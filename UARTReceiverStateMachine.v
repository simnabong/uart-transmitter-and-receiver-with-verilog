==> flow/design.v <==
module UARTReceiverStateMachine(
	input Rx_in,  
	input clk,  
	input ena,  
	input reset,  
	output [8:0] Dout,  
	output wire Mreset  
);
	parameter Idle=4'd0,Start=4'd1,d0=4'd2,d1=4'd3,d2=4'd4,d3=4'd5,d4=4'd6,d5=4'd7,d6=4'd8,d7=4'd9,ParityB=4'd10,Stop=4'd11,Error=4'd12;
	reg [3:0] state,next_state;  
	reg [8:0] Drs;  
	always@(posedge clk) begin  
		if(Mreset && ena)
			state <= Idle;
		else if(ena)
			state <= next_state;					
	end
	always@(*)begin  
		case(state)
			Idle: 	next_state=(~Rx_in)?Start:Idle;
			Start:	next_state=d0;
			d0:		next_state=d1;
			d1:		next_state=d2;
			d2:		next_state=d3;
			d3:		next_state=d4;
			d4:		next_state=d5;
			d5:		next_state=d6;
			d6:		next_state=d7;
			d7:		next_state=ParityB;
			ParityB:	next_state=(Rx_in)?Stop:Error;
			Stop:		next_state=(Rx_in)?Idle:Start;
			Error:	next_state=(Rx_in)?Idle:Error;
			default:	next_state=Idle;
		endcase
	end
	always@(posedge clk)begin  
		if(reset && ena)
			Drs <= 9'd0;
		else if(ena)
			case(next_state)
				d0:Drs[0] <= Rx_in;
				d1:Drs[1] <= Rx_in;
				d2:Drs[2] <= Rx_in;
				d3:Drs[3] <= Rx_in;
				d4:Drs[4] <= Rx_in;
				d5:Drs[5] <= Rx_in;
				d6:Drs[6] <= Rx_in;
				d7:Drs[7] <= Rx_in;
				ParityB:Drs[8] <= Rx_in;
				Error: Drs <= 9'd0;
				default: Drs <= Drs;
			endcase
	end
	reg [8:0] Doutr;
	always@(posedge clk)begin
		if(next_state==Stop && ena)  
			Doutr <= Drs;
		else if(next_state==Error && ena)   
			Doutr <= 9'd0;
	end
	assign Dout = Doutr; 
	assign Mreset = reset||state==Error||(state==Stop&&next_state==Idle);  
endmodule
==> From RTL to reports: UARTReceiverStateMachine <==
The steps from the RTL of UARTReceiverStateMachine to its reports follow in flow order.
Lines are those of the file above, counted from 1.
Operators carry their Yosys type and port widths (W data, S select, Z words).
{ "setup": {"top": "UARTReceiverStateMachine", "clk_port": "clk", "library": "sky130hd", "corner": "tt_025C_1v80"} }

==> Word level <==
Yosys after proc, flatten, opt, wreduce and memory -nomap, before mapping. Memory bits, and registers merged into a memory's read port (data or address), are not among the register bits. Print and check cells are not counted. Equal cells are merged and count once.
{ "word_totals": {"reg_bits": 22, "input_bits": 4, "out_inout_bits": 10, "wordCells": 78} }
{ "classes": {"n_eq": 23, "n_mux": 15, "n_reduce_logical": 29} }
{ "ops": {"columns": ["operator", "n"], "rows": [
  ["$pmux W4 S12", 1],
  ["$eq A4 B4 Y1 const B", 10],
  ["$eq A4 B3 Y1 const B", 8],
  ["$reduce_bool A2 Y1", 10],
  ["$reduce_and A2 Y1", 9],
  ["$mux W9", 2],
  ["$pmux W1 S2", 9],
  ["$eq A4 B2 Y1 const B", 4],
  ["$logic_not A4 Y1", 2],
  ["$logic_and A1 B1 Y1", 5],
  ["$eq A4 B1 Y1 const B", 1],
  ["$mux W4", 1],
  ["$mux W3", 1],
  ["$logic_or A1 B1 Y1", 2],
  ["$reduce_or A2 Y1", 1],
  ["$mux W1", 1]
]} }

==> Longest topological paths <==
Yosys ltp: most cells in a row. Word level: on the elaborated netlist, between registers, memories and ports. Mapped: between sequential cells and ports; inverters and the memories' decode and read muxes count.
{ "depth": {"ltp_word": 7, "ABC_AREA": 0, "mapped_depth": 6, "depth_no_buf": 5} }

==> Netlist <==
The flow's flattened synthesis, as Yosys stat reports it; memories are mapped. The netlist is that of the ABC_AREA named above (0 if unset); the other value can give another one.
The area totals of this step are shown rounded.
{ "by_type": {"columns": ["cell_type", "n"], "rows": [
  ["sky130_fd_sc_hd__dfxtp_1", 22],
  ["sky130_fd_sc_hd__edfxtp_1", 9],
  ["sky130_fd_sc_hd__and2_1", 10],
  ["sky130_fd_sc_hd__o22ai_1", 10],
  ["sky130_fd_sc_hd__a21oi_1", 9],
  ["sky130_fd_sc_hd__mux2_2", 4],
  ["sky130_fd_sc_hd__nand2_1", 12],
  ["sky130_fd_sc_hd__nor2_1", 12],
  ["sky130_fd_sc_hd__inv_1", 10],
  ["sky130_fd_sc_hd__o41ai_4", 1],
  ["sky130_fd_sc_hd__or2_2", 4],
  ["sky130_fd_sc_hd__nand3b_1", 3],
  ["sky130_fd_sc_hd__o31ai_1", 3],
  ["sky130_fd_sc_hd__nand4_4", 1],
  ["sky130_fd_sc_hd__o31ai_4", 1],
  ["sky130_fd_sc_hd__clkbuf_1", 5],
  ["sky130_fd_sc_hd__nor4b_1", 2],
  ["sky130_fd_sc_hd__o2111ai_1", 2]
]} }
Not listed: further types 25, cells in them 31.
{ "synth_totals": {"stdcells": 151, "area_um2": 1500, "seq_area_um2": 710, "ffs": 31, "n_buf": 7} }

==> Worst setup path after synthesis <==
Source: OpenSTA report_checks on the synthesized netlist (no wires, ideal clock, input and output delay 20% of the period each), path of least setup slack; recovery checks are left aside. Register names are those of the netlist, which keeps one name where synthesis merged equal registers.
{ "synth_timing": {"kind": "flip-flop to output port", "start": "register state", "end": "output Mreset", "clock_period_ps": 2160, "output_delay_ps": 432, "launch_ps": 0, "arrival_ps": 1752, "t_required_ps": 1728, "setup_slack_ps": -24, "delay_ps": 1752, "path_stages": 5, "n_path_buf": 1, "period_less_setup_slack_ps": 2184} }
"delay_ps" = arrival - input delay + setup time.
At an output port there is no setup time.
"path_stages" counts driving pins, that of a launching flip-flop among them; a cell with two outputs on the path counts twice.
"period_less_setup_slack_ps" is the clock period less the worst setup slack; recovery checks do not enter. This is arithmetic on one report: input and output delays are still those of the set period (20% each).
An end named without its bit number is one bit of that signal or, where synthesis recoded a state register, one of its new flip-flops.
The rows between start and end are the longest chain of elaborated cells between them; the timing report does not say that the signal goes this way. Where chains are equally long, one stands for them.
Each line given opens the expression or statement behind the cell; cells for indexed reads and writes are added by Yosys, which also makes memories of some case tables.
{ "synth_via": {"path_cell_list": "sky130_fd_sc_hd__dfxtp_1 -> sky130_fd_sc_hd__or4_4 -> sky130_fd_sc_hd__or2_4 -> sky130_fd_sc_hd__o41ai_4 -> sky130_fd_sc_hd__buf_4", "elab_chain_cells": 6} }
{ "synth_lines": {"columns": ["item", "line", "rtl"], "rows": [
  ["start, declared", 10, "reg [3:0] state,next_state;"],
  ["start, assigned", 14, "state <= Idle;"],
  ["start, assigned", 16, "state <= next_state;"],
  ["$eq A4 B4 Y1", 19, "case(state)"],
  ["$reduce_or A2 Y1", null, null],
  ["$pmux W4 S12", 19, null],
  ["$logic_not A4 Y1", 62, "assign Mreset = reset||state==Error||(state==Stop&&next_state==Idle);"],
  ["$logic_and A1 B1 Y1", 62, null],
  ["$logic_or A1 B1 Y1", 62, null],
  ["end, declared", 7, "output wire Mreset"]
]} }

==> Worst path after layout <==
Path of least setup slack in the final report of run 1 (OpenROAD, finished layout, wires in). Where an end is a register, its clock arrival counts in the times.
The path's times are printed in steps of 10 ps; the period is the one set.
{ "layout_timing": {"kind": "input port to output port", "start": "input Rx_in", "end": "output Mreset", "clock_period_ps": 3640, "in_delay_ps": 730, "output_delay_ps": 730, "launch_ps": 730, "arrival_ps": 2700, "t_required_ps": 2910, "setup_slack_ps": 220, "path_stages": 5, "n_path_buf": 2} }
The rows between start and end are the longest chain of elaborated cells between them; the timing report does not say that the signal goes this way. Where chains are equally long, one stands for them.
{ "layout_via": {"path_cell_list": "sky130_fd_sc_hd__clkdlybuf4s50_1 -> sky130_fd_sc_hd__o21ba_2 -> sky130_fd_sc_hd__nand2b_1 -> sky130_fd_sc_hd__o41ai_4 -> sky130_fd_sc_hd__clkdlybuf4s50_1", "elab_chain_cells": 5} }
{ "layout_lines": {"columns": ["item", "line", "rtl"], "rows": [
  ["start, declared", 2, "input Rx_in,"],
  ["$mux W4", 32, "Error: next_state=(Rx_in)?Idle:Error;"],
  ["$pmux W4 S12", 19, "case(state)"],
  ["$logic_not A4 Y1", 62, "assign Mreset = reset||state==Error||(state==Stop&&next_state==Idle);"],
  ["$logic_and A1 B1 Y1", 62, null],
  ["$logic_or A1 B1 Y1", 62, null],
  ["end, declared", 7, "output wire Mreset"]
]} }

Below are 2 stored runs of the flow (Yosys, OpenROAD; platform sky130hd) on UARTReceiverStateMachine, each with its settings and what was measured, unordered. Constraints: input delay and output delay 20% of the set period each, output load 0.01 pF.
"achieved_period_ps": clock period set for the run, less the worst setup slack. It is reckoned from that one timing run; input and output delays stay at 20% of the period that was set.
"worst_path_allowed_less_slack_ps" = time allowed to the worst setup path (clock period - input delay - output delay, where it has them) - its slack; a late launch clock adds to it, a late capture clock takes from it.
"total_power_uw" rests on the timing tool's default activity at the inputs, not on a simulated workload.
"worst_path_allowed_less_slack_ps" is known to 10 ps.
Values from the reports are rounded here.
[
  {
    "run": "run 1",
    "settings": { "period_ns": 3.64, "CORE_UTILIZATION": 40, "SETUP_SLACK_MARGIN": 0.06, "PLACE_DENSITY_LB_ADDON": 0.18, "CORE_ASPECT_RATIO": 1.2, "CELL_PAD_IN_SITES_GLOBAL_PLACEMENT": 0, "CELL_PAD_IN_SITES_DETAIL_PLACEMENT": 2, "TNS_END_PERCENT": 35, "GPL_ROUTABILITY_DRIVEN": 0, "CTS_CLUSTER_SIZE": 35, "CAP_MARGIN": 5, "MIN_ROUTING_LAYER": "met1", "MAX_ROUTING_LAYER": "met4", "CORE_MARGIN": 2, "SLEW_MARGIN": 20 },
    "results": { "achieved_period_ps": 3425, "synth_chip_area_um2": 1500, "worstSetupSlack_ps": 220, "setup_tns_ps": 0, "final_die_area_um2": 4200, "final_cell_area_um2": 1700, "finish.utilization_frac": 0.49, "total_power_uw": 710, "worst_path_allowed_less_slack_ps": 1970, "critical_path_type": "input port to output port", "timing.hold.ws_ps": 470 }
  },
  {
    "run": "run 2",
    "settings": { "period_ns": 1.61, "CORE_UTILIZATION": 16, "SETUP_SLACK_MARGIN": 0.35, "PLACE_DENSITY": 0.39, "CELL_PAD_IN_SITES_DETAIL_PLACEMENT": 1, "GPL_ROUTABILITY_DRIVEN": 1, "CTS_CLUSTER_SIZE": 50, "CAP_MARGIN": 35, "SLEW_MARGIN": 40, "CORE_MARGIN": 2 },
    "results": { "achieved_period_ps": 2160, "synth_chip_area_um2": 1500, "worstSetupSlack_ps": -550, "setup_tns_ps": -16000, "final_die_area_um2": 10000, "final_cell_area_um2": 2400, "finish.utilization_frac": 0.28, "total_power_uw": 1800, "worst_path_allowed_less_slack_ps": 1840, "critical_path_type": "flip-flop to output port", "timing.hold.ws_ps": 460 }
  }
]
