==> flow/design.v <==
module UART_Transmitter_FSM(
	input clk,  
	input ena,
	input PbitEna,
	input Rxi,  
	input [7:0]UI,  
	output reg Txout  
);	
	parameter Max_Cntr=4'd15;  
	reg [3:0] Cntr = 4'd0;  
	wire Pbit;  
	assign Pbit = (PbitEna)?^UI[7:0]:1'b1;  
	always@(posedge clk) begin  
		if((Cntr==Max_Cntr||Rxi)&&ena)
			Cntr <= 4'd0;
		else if(ena)
			Cntr <= Cntr+1'b1;
	end
	always@(posedge clk) begin  
		if(~ena)
			Txout <= 1'b1;
		else
			case(Cntr)
				4'd2:Txout<=1'b0;  
				4'd3:Txout<=UI[0];  
				4'd4:Txout<=UI[1];
				4'd5:Txout<=UI[2];
				4'd6:Txout<=UI[3];
				4'd7:Txout<=UI[4];
				4'd8:Txout<=UI[5];
				4'd9:Txout<=UI[6];
				4'd10:Txout<=UI[7];
				4'd11:Txout<=Pbit;  
				default:Txout<=1'b1;  
			endcase
	end
endmodule
# [From RTL to reports: UART_Transmitter_FSM]
# Tool output for the design above, in the order of the flow.
# Line numbers count from 1 in the design file above.
# The mark - stands for no value.
[inputs] design="UART_Transmitter_FSM" clk_port="clk" cell_library="sky130hd" corner="tt_025C_1v80"

# [After elaboration]
# Counts by Yosys on the flattened word-level netlist (proc, flatten, opt, wreduce; memories kept). Register bits leave out memories and registers merged into their read ports (data or address); mux counts leave out enables and synchronous resets folded into registers. Print and check cells are left out. Cells with the same type and inputs are merged into one.
[classes] addsub=1 eq_ne=11 muxes=2 reduce_logical=3
[op_table] operator="4-bit equality test (second input constant)" count=5
[op_table] operator="4-bit by 3-bit equality test with 1-bit output (second input constant)" count=4
[op_table] operator="1-bit parallel mux with 10-bit select" count=1
[op_table] operator="4-bit by 2-bit equality test with 1-bit output (second input constant)" count=2
[op_table] operator="8-bit parity" count=1
[op_table] operator="4-bit by 1-bit adder with 4-bit output (second input constant)" count=1
[op_table] operator="1-bit logical AND" count=1
[op_table] operator="1-bit logical OR" count=1
[op_table] operator="1-bit 2-to-1 mux" count=1
[bits] regBits=5 wordCells=19

# [Logic depth]
# Depth = most cells in a row (Yosys ltp): at word level without a register or memory, in the mapped netlist without a sequential cell, where the memories' decode and read muxes count.
[logic_depth] depth_word=3 abc_area=0 depth_mapped=6 depth_no_buf=6

# [Mapped cells and area]
# Source: synth_stat.txt of the flow (Yosys; design flattened, memories mapped). It holds for the ABC_AREA given above (unset counts as 0); a run with the other value may have another netlist.
[mapped] cells=48 mapped_area_um2=435.4 seq_area_um2=100.1 flip_flops=5 buffers=1
[by_type] cell="sky130_fd_sc_hd__dfxtp_1" count=5
[by_type] cell="sky130_fd_sc_hd__xnor2_1" count=7
[by_type] cell="sky130_fd_sc_hd__ha_1" count=4
[by_type] cell="sky130_fd_sc_hd__a22o_1" count=2
[by_type] cell="sky130_fd_sc_hd__a221oi_2" count=1
[by_type] cell="sky130_fd_sc_hd__inv_1" count=4
[by_type] cell="sky130_fd_sc_hd__o211ai_2" count=1
[by_type] cell="sky130_fd_sc_hd__o22ai_1" count=2
[by_type] cell="sky130_fd_sc_hd__or3_4" count=1
[by_type] cell="sky130_fd_sc_hd__a22o_2" count=1
[by_type] cell="sky130_fd_sc_hd__nor4bb_1" count=1
[by_type] cell="sky130_fd_sc_hd__o21ai_0" count=2
[by_type] cell="sky130_fd_sc_hd__o311a_1" count=1
[by_type] cell="sky130_fd_sc_hd__a221oi_1" count=1
[by_type] cell="sky130_fd_sc_hd__a31o_2" count=1
[by_type] cell="sky130_fd_sc_hd__nor2b_2" count=1
[by_type] cell="sky130_fd_sc_hd__o311ai_1" count=1
[by_type] cell="sky130_fd_sc_hd__a21o_1" count=1
# Other cell types: 10; their cells: 11.

# [Path before layout]
# Source: OpenSTA report_checks on the synthesized netlist (no wires, ideal clock, input and output delay 20% of the period each), path of least setup slack; recovery checks are left aside. Register names are those of the netlist, which keeps one name where synthesis merged equal registers.
[synth_path] kind="reg-to-reg" startpoint="reg Cntr[0]" endpoint="reg Txout" tclk_ns=1.96 arrival_ns=1.414 t_required_ns=1.887 path_slack_ns=0.473 delay_ns=1.487 driving_pins=7 path_buffers=0 synth_period_reached_ns=1.487
# "delay_ns" = arrival - input delay + setup time.
# "driving_pins": output pins that drive a net of the path, with the launching flip-flop's if there is one; two outputs of one cell count as two.
# "synth_period_reached_ns" = period - worst setup slack (recovery checks aside). The figure is calculated, with input and output delays left at 20% of the set period.
# Between the ends stands the longest chain of elaborated cells between them, by number of cells; it is not shown to be the way that was timed. Of several equally long chains one is given.
# A line is the first line of the expression or statement that the cell stems from. Yosys adds cells for indexed reads and writes and turns some case tables into memories.
# A register here has more assigning lines than the two given.
[synth_via] cell_sequence="sky130_fd_sc_hd__dfxtp_1 sky130_fd_sc_hd__inv_1 sky130_fd_sc_hd__ha_1 sky130_fd_sc_hd__or3_4 sky130_fd_sc_hd__a221oi_2 sky130_fd_sc_hd__o22ai_1 sky130_fd_sc_hd__o211ai_2" elab_chain_cells=2
[synth_rtl] element="start: declaration" line_no=10 text="reg [3:0] Cntr = 4'd0;"
[synth_rtl] element="start: assignment" line_no=15 text="Cntr <= 4'd0;"
[synth_rtl] element="start: assignment" line_no=17 text="Cntr <= Cntr+1'b1;"
[synth_rtl] element="4-bit equality test" line_no=23 text="case(Cntr)"
[synth_rtl] element="1-bit parallel mux with 10-bit select" line_no=23
[synth_rtl] element="end: assignment" line_no=25 text="4'd3:Txout<=UI[0];"
[synth_rtl] element="end: assignment" line_no=26 text="4'd4:Txout<=UI[1];"
[synth_rtl] element="end: declaration" line_no=7 text="output reg Txout"

# [Timing after layout]
# Path of least setup slack in the final report of entry B (OpenROAD, finished layout, wires in). Where an end is a register, its clock arrival counts in the times.
[layout_path] kind="reg-to-reg" startpoint="reg Cntr[0]" endpoint="reg Txout" tclk_ns=2.05 arrival_ns=1.83 t_required_ns=2.23 path_slack_ns=0.40 driving_pins=7 path_buffers=0
# Between the ends stands the longest chain of elaborated cells between them, by number of cells; it is not shown to be the way that was timed. Of several equally long chains one is given.
# A register here has more assigning lines than the two given.
[layout_via] cell_sequence="sky130_fd_sc_hd__dfxtp_1 sky130_fd_sc_hd__inv_1 sky130_fd_sc_hd__ha_1 sky130_fd_sc_hd__or3_4 sky130_fd_sc_hd__a221oi_2 sky130_fd_sc_hd__o22ai_1 sky130_fd_sc_hd__o211ai_2" elab_chain_cells=2
[layout_rtl] element="start: declaration" line_no=10 text="reg [3:0] Cntr = 4'd0;"
[layout_rtl] element="start: assignment" line_no=15 text="Cntr <= 4'd0;"
[layout_rtl] element="start: assignment" line_no=17 text="Cntr <= Cntr+1'b1;"
[layout_rtl] element="4-bit equality test" line_no=23 text="case(Cntr)"
[layout_rtl] element="1-bit parallel mux with 10-bit select" line_no=23
[layout_rtl] element="end: assignment" line_no=25 text="4'd3:Txout<=UI[0];"
[layout_rtl] element="end: assignment" line_no=26 text="4'd4:Txout<=UI[1];"
[layout_rtl] element="end: declaration" line_no=7 text="output reg Txout"

# Measured results for UART_Transmitter_FSM: 2 stored runs of the Yosys and OpenROAD flow on sky130hd. The settings differ; the order carries no meaning. The constraints put input and output delay at 20% of the set period each and load the outputs with 0.01 pF.
# By "timing.achieved_period_ns" is meant the clock period of the run minus its worst setup slack. This is arithmetic on one report: input and output delays are still those of the set period (20% each).
# "worst_path_time_ns" is the time allowed to the run's worst setup path (the clock period less input and output delay, where it has them) less its slack. Clock arrival times count: a late capture clock shortens it, a late launch clock lengthens it.
# "totalPower_uw" is the tool's figure for a default switching activity; nothing was simulated.
run="entry A" settings period_ns=1.86 CORE_UTILIZATION=65 CAP_MARGIN=20 CORE_MARGIN=2 SLEW_MARGIN=20
run="entry A" outcome="did not finish, floorplanning stopped with PDN-0185"
run="entry B" settings period_ns=2.05 CORE_UTILIZATION=17 PLACE_DENSITY_LB_ADDON=0.04 CORE_ASPECT_RATIO=1.35 CELL_PAD_IN_SITES_GLOBAL_PLACEMENT=0 CELL_PAD_IN_SITES_DETAIL_PLACEMENT=2 CTS_CLUSTER_DIAMETER=73 MIN_ROUTING_LAYER="met2" MAX_ROUTING_LAYER="met4" CAP_MARGIN=20 CORE_MARGIN=2 SLEW_MARGIN=20
run="entry B" results fin_hold_ws_ns=0.584 ws_setup_ns=0.401 final_util_pct=25.1 timing.achieved_period_ns=1.649 fin_tns_ns=0.000 total_die_area_um2=2986.4 finalCellArea_um2=619.3 worst_path_time_ns=1.65 worst_path_kind="reg-to-reg" post_synth_area_um2=435.4 totalPower_uw=383.8
