==> flow/design.v <==
module BaudControl(
	input clk,  
	input [2:0]BC,  
	output reg ena  
);
	parameter Baud_9600 = 9'd434;  
	parameter Baud_19200 = 9'd217;  
	parameter Baud_38400 = 9'd109;  
	parameter Baud_57600 = 9'd72;  
	parameter Baud_115200 = 9'd36;  
	reg [8:0] Cntr = 9'd0;  
	reg [8:0] Max_Cntr1;  
	wire [8:0] Max_Cntr;  
	assign Max_Cntr=(~BC[2]&~BC[1]&BC[0])?Baud_19200:(~BC[2]&BC[1]&~BC[0])?Baud_38400:(~BC[2]&BC[1]&BC[0])?Baud_57600:(BC[2]&~BC[1]&~BC[0])?Baud_115200:Baud_9600;
	always@(posedge clk) begin  
		Max_Cntr1 <= Max_Cntr;
	end
	always@(posedge clk) begin  
		if(Cntr==Max_Cntr1) 
			Cntr <= 9'd0;
		else
			Cntr <= Cntr + 1'b1;
	end
	always@(*) begin  
		if(Cntr==Max_Cntr1)
			ena <= 1'b1;
		else
			ena <= 1'b0;
	end
endmodule
## Step by step through the tools: BaudControl

The steps from the RTL of BaudControl to its reports follow in flow order.
Line numbers count from 1 in the design file above.
Library cell names are shortened.
The mark n/a stands for no value.

| set-up | value |
|---|---|
| design top | BaudControl |
| clock port | clk |
| cell library | sky130hd |
| timing corner | tt_025C_1v80 |

## Word level

Yosys after proc, flatten, opt, wreduce and memory -nomap, before mapping. Memory bits, and registers merged into a memory's read port (data or address), are not among the register bits. Print and check cells are not counted. Equal cells are merged and count once.

| storage and ports | value |
|---|---|
| RAM bits | 0 |
| ROM bits | 0 |
| register bits after elaboration | 18 |
| memories kept | 0 |
| clocked read ports x word width | 0 |
| latch bits | 0 |
| input bits | 4 |

| operators by class | value |
|---|---|
| div/mod/pow operators | 0 |
| mux-type cells | 4 |
| add/sub/neg operators | 1 |
| multipliers | 0 |
| eq/ne operators | 1 |
| reductions and logical operators | 2 |
| magnitude comparators | 0 |
| shifts and indexed selects | 0 |
| bitwise gates (word level) | 10 |

Operators with widths:

| cell | count |
|---|---|
| 2-to-1 mux 8 bit | 2 |
| adder 9 x 1 -> 9 bit with constant B | 1 |
| == test 9 bit | 1 |
| 2-to-1 mux 9 bit | 1 |
| AND 1 bit | 7 |
| NOT 1 bit | 3 |
| OR reduction 3 bit | 1 |
| OR reduction 2 bit | 1 |
| 2-to-1 mux 1 bit | 1 |

## Longest topological paths

Depth = most cells in a row (Yosys ltp): at word level without a register or memory, in the mapped netlist without a sequential cell, where the memories' decode and read muxes count.

| depth | value |
|---|---|
| depth in word-level cells | 6 |
| ABC_AREA | 0 |
| mapped depth | 4 |
| mapped depth without buffers | 4 |

## Mapped cells and area

Source: synth_stat.txt of the flow (Yosys; design flattened, memories mapped). It holds for the ABC_AREA given above (unset counts as 0); a run with the other value may have another netlist.
The area totals of this step are shown rounded.

Cell types:

| cell | count | total area (um^2) |
|---|---|---|
| dfxtp_1 | 15 | 300.288 |
| xor2_1 | 6 | 52.55 |
| or3_1 | 7 | 43.792 |
| a32oi_1 | 4 | 35.034 |
| nand3_1 | 7 | 35.034 |
| a31oi_1 | 5 | 31.28 |
| xnor2_1 | 3 | 26.275 |
| a22oi_4 | 1 | 21.27 |
| o21ai_0 | 4 | 20.019 |
| nor2_1 | 4 | 15.014 |
| ha_1 | 1 | 12.512 |
| buf_6 | 1 | 11.261 |
| nand2_1 | 3 | 11.261 |
| mux2i_1 | 1 | 10.01 |
| nor3_2 | 1 | 10.01 |
| and3_1 | 1 | 6.256 |
| nand2b_1 | 1 | 6.256 |
| nand4_1 | 1 | 6.256 |

Not listed: further types 2, cells in them 2.

| synthesis totals | value |
|---|---|
| area of sequential cells | 300 um^2 |
| buffers | 2 |
| chip area (Yosys) | 662 um^2 |
| mapped cells | 68 |
| flip-flops | 15 |

## Path before layout

Source: OpenSTA report_checks on the synthesized netlist (no wires, ideal clock, input and output delay 20% of the period each), path of least setup slack; recovery checks are left aside. Register names are those of the netlist, which keeps one name where synthesis merged equal registers.

| timing post-synthesis | value |
|---|---|
| path kind | flip-flop to output port |
| from | reg Cntr[2] |
| to | out ena |
| data required time | 2.008 ns |
| slack | 0.778 ns |
| output delay | 0.502 ns |
| period | 2.51 ns |
| stages on the path | 5 |
| path buffers | 1 |
| arrival | 1.230 ns |
| path delay | 1.230 ns |
| synthesis period reached | 1.732 ns |

"path delay" = arrival - input delay + setup time.
A path that ends at an output port has no setup time.
"stages on the path": output pins that drive a net of the path, with the launching flip-flop's if there is one; two outputs of one cell count as two.
"synthesis period reached" = period - worst setup slack (recovery checks aside). The figure is calculated, with input and output delays left at 20% of the set period.
Between the ends stands the longest chain of elaborated cells between them, by number of cells; it is not shown to be the way that was timed. Of several equally long chains one is given.
A line is the first line of the expression or statement that the cell stems from. Yosys adds cells for indexed reads and writes and turns some case tables into memories.

| between the ends, post-synthesis | value |
|---|---|
| cells stage by stage | dfxtp_1 buf_6 xor2_1 nor3_2 and3_1 |
| length of the longest elaborated chain | 2 |
| elaborated cells on any way between the ends | 2 |
| classes of those cells | eq/ne: 1; mux: 1 |

Ends and longest elaborated chain, post-synthesis:

| element | RTL line | RTL |
|---|---|---|
| start, declared | 11 | `reg [8:0] Cntr = 9'd0;` |
| start, assigned | 20 | `Cntr <= 9'd0;` |
| start, assigned | 22 | `Cntr <= Cntr + 1'b1;` |
| == test 9 bit | 25 | `if(Cntr==Max_Cntr1)` |
| 2-to-1 mux 1 bit | 25 |  |
| end, declared | 4 | `output reg ena` |

## Path in the finished layout

From the final timing report of flow run 1: the path of least setup slack in the routed layout; clock arrival at registers is part of the times.

| timing post-layout | value |
|---|---|
| path kind | flip-flop to output port |
| from | reg Cntr[4] |
| to | out ena |
| output delay | 0.57 ns |
| slack | 0.16 ns |
| period | 2.86 ns |
| arrival | 2.13 ns |
| data required time | 2.29 ns |
| stages on the path | 5 |
| path buffers | 1 |

Between the ends stands the longest chain of elaborated cells between them, by number of cells; it is not shown to be the way that was timed. Of several equally long chains one is given.

| between the ends, post-layout | value |
|---|---|
| cells stage by stage | dfxtp_1 or3_1 a22oi_4 and3_1 clkdlybuf4s50_1 |
| length of the longest elaborated chain | 2 |
| elaborated cells on any way between the ends | 2 |
| classes of those cells | eq/ne: 1; mux: 1 |

Ends and longest elaborated chain, post-layout:

| element | RTL line | RTL |
|---|---|---|
| start, declared | 11 | `reg [8:0] Cntr = 9'd0;` |
| start, assigned | 20 | `Cntr <= 9'd0;` |
| start, assigned | 22 | `Cntr <= Cntr + 1'b1;` |
| == test 9 bit | 25 | `if(Cntr==Max_Cntr1)` |
| 2-to-1 mux 1 bit | 25 |  |
| end, declared | 4 | `output reg ena` |

FLOW RESULTS
============

Settings and measured results of 2 stored flow runs for module BaudControl (sky130hd), not sorted in any way. The constraints put input and output delay at 20% of the set period each and load the outputs with 0.01 pF.
"clock period achieved" means the clock period less the worst setup slack. The figure is calculated, with input and output delays left at 20% of the set period.
"time on the worst setup path" is the time allowed to the run's worst setup path (the clock period less input and output delay, where it has them) less its slack. Clock arrival times count: a late capture clock shortens it, a late launch clock lengthens it.
"total power after layout" is the tool's figure for a default switching activity; nothing was simulated.
Values from the reports are rounded here.
A setting shown as - is not set for that run.
Among the results, - means that no value is shown for the run.

| name | flow run 1 | flow run 2 |
|---|---|---|
| period_ns | 2.86 | 1.66 |
| CAP_MARGIN | 20 | 20 |
| CORE_MARGIN | 2 | 2 |
| CORE_UTILIZATION | 40 | 54 |
| SLEW_MARGIN | 20 | 5 |
| PLACE_DENSITY_LB_ADDON | - | 0.16 |
| CORE_ASPECT_RATIO | - | 1.74 |
| CELL_PAD_IN_SITES_DETAIL_PLACEMENT | - | 0 |
| TNS_END_PERCENT | - | 70 |
| GPL_TIMING_DRIVEN | - | 1 |
| GPL_ROUTABILITY_DRIVEN | - | 0 |
| post-synthesis cell area (um^2) | 662 | - |
| total die area (um^2) | 2000 | - |
| area of the standard cells in the finished layout (um^2) | 741 | - |
| post-route utilization (%) | 48.6 | - |
| setup slack of the worst path (ns) | 0.162 | - |
| setup TNS (ns) | 0.000 | - |
| worst hold slack (ns) | 0.507 | - |
| total power after layout (uW) | 745 | - |
| clock period achieved (ns) | 2.698 | - |
| time on the worst setup path (ns) | 2.13 | - |
| critical path type | flip-flop to output port | - |

Flow run 2: unfinished; error PDN-0185 in floorplanning
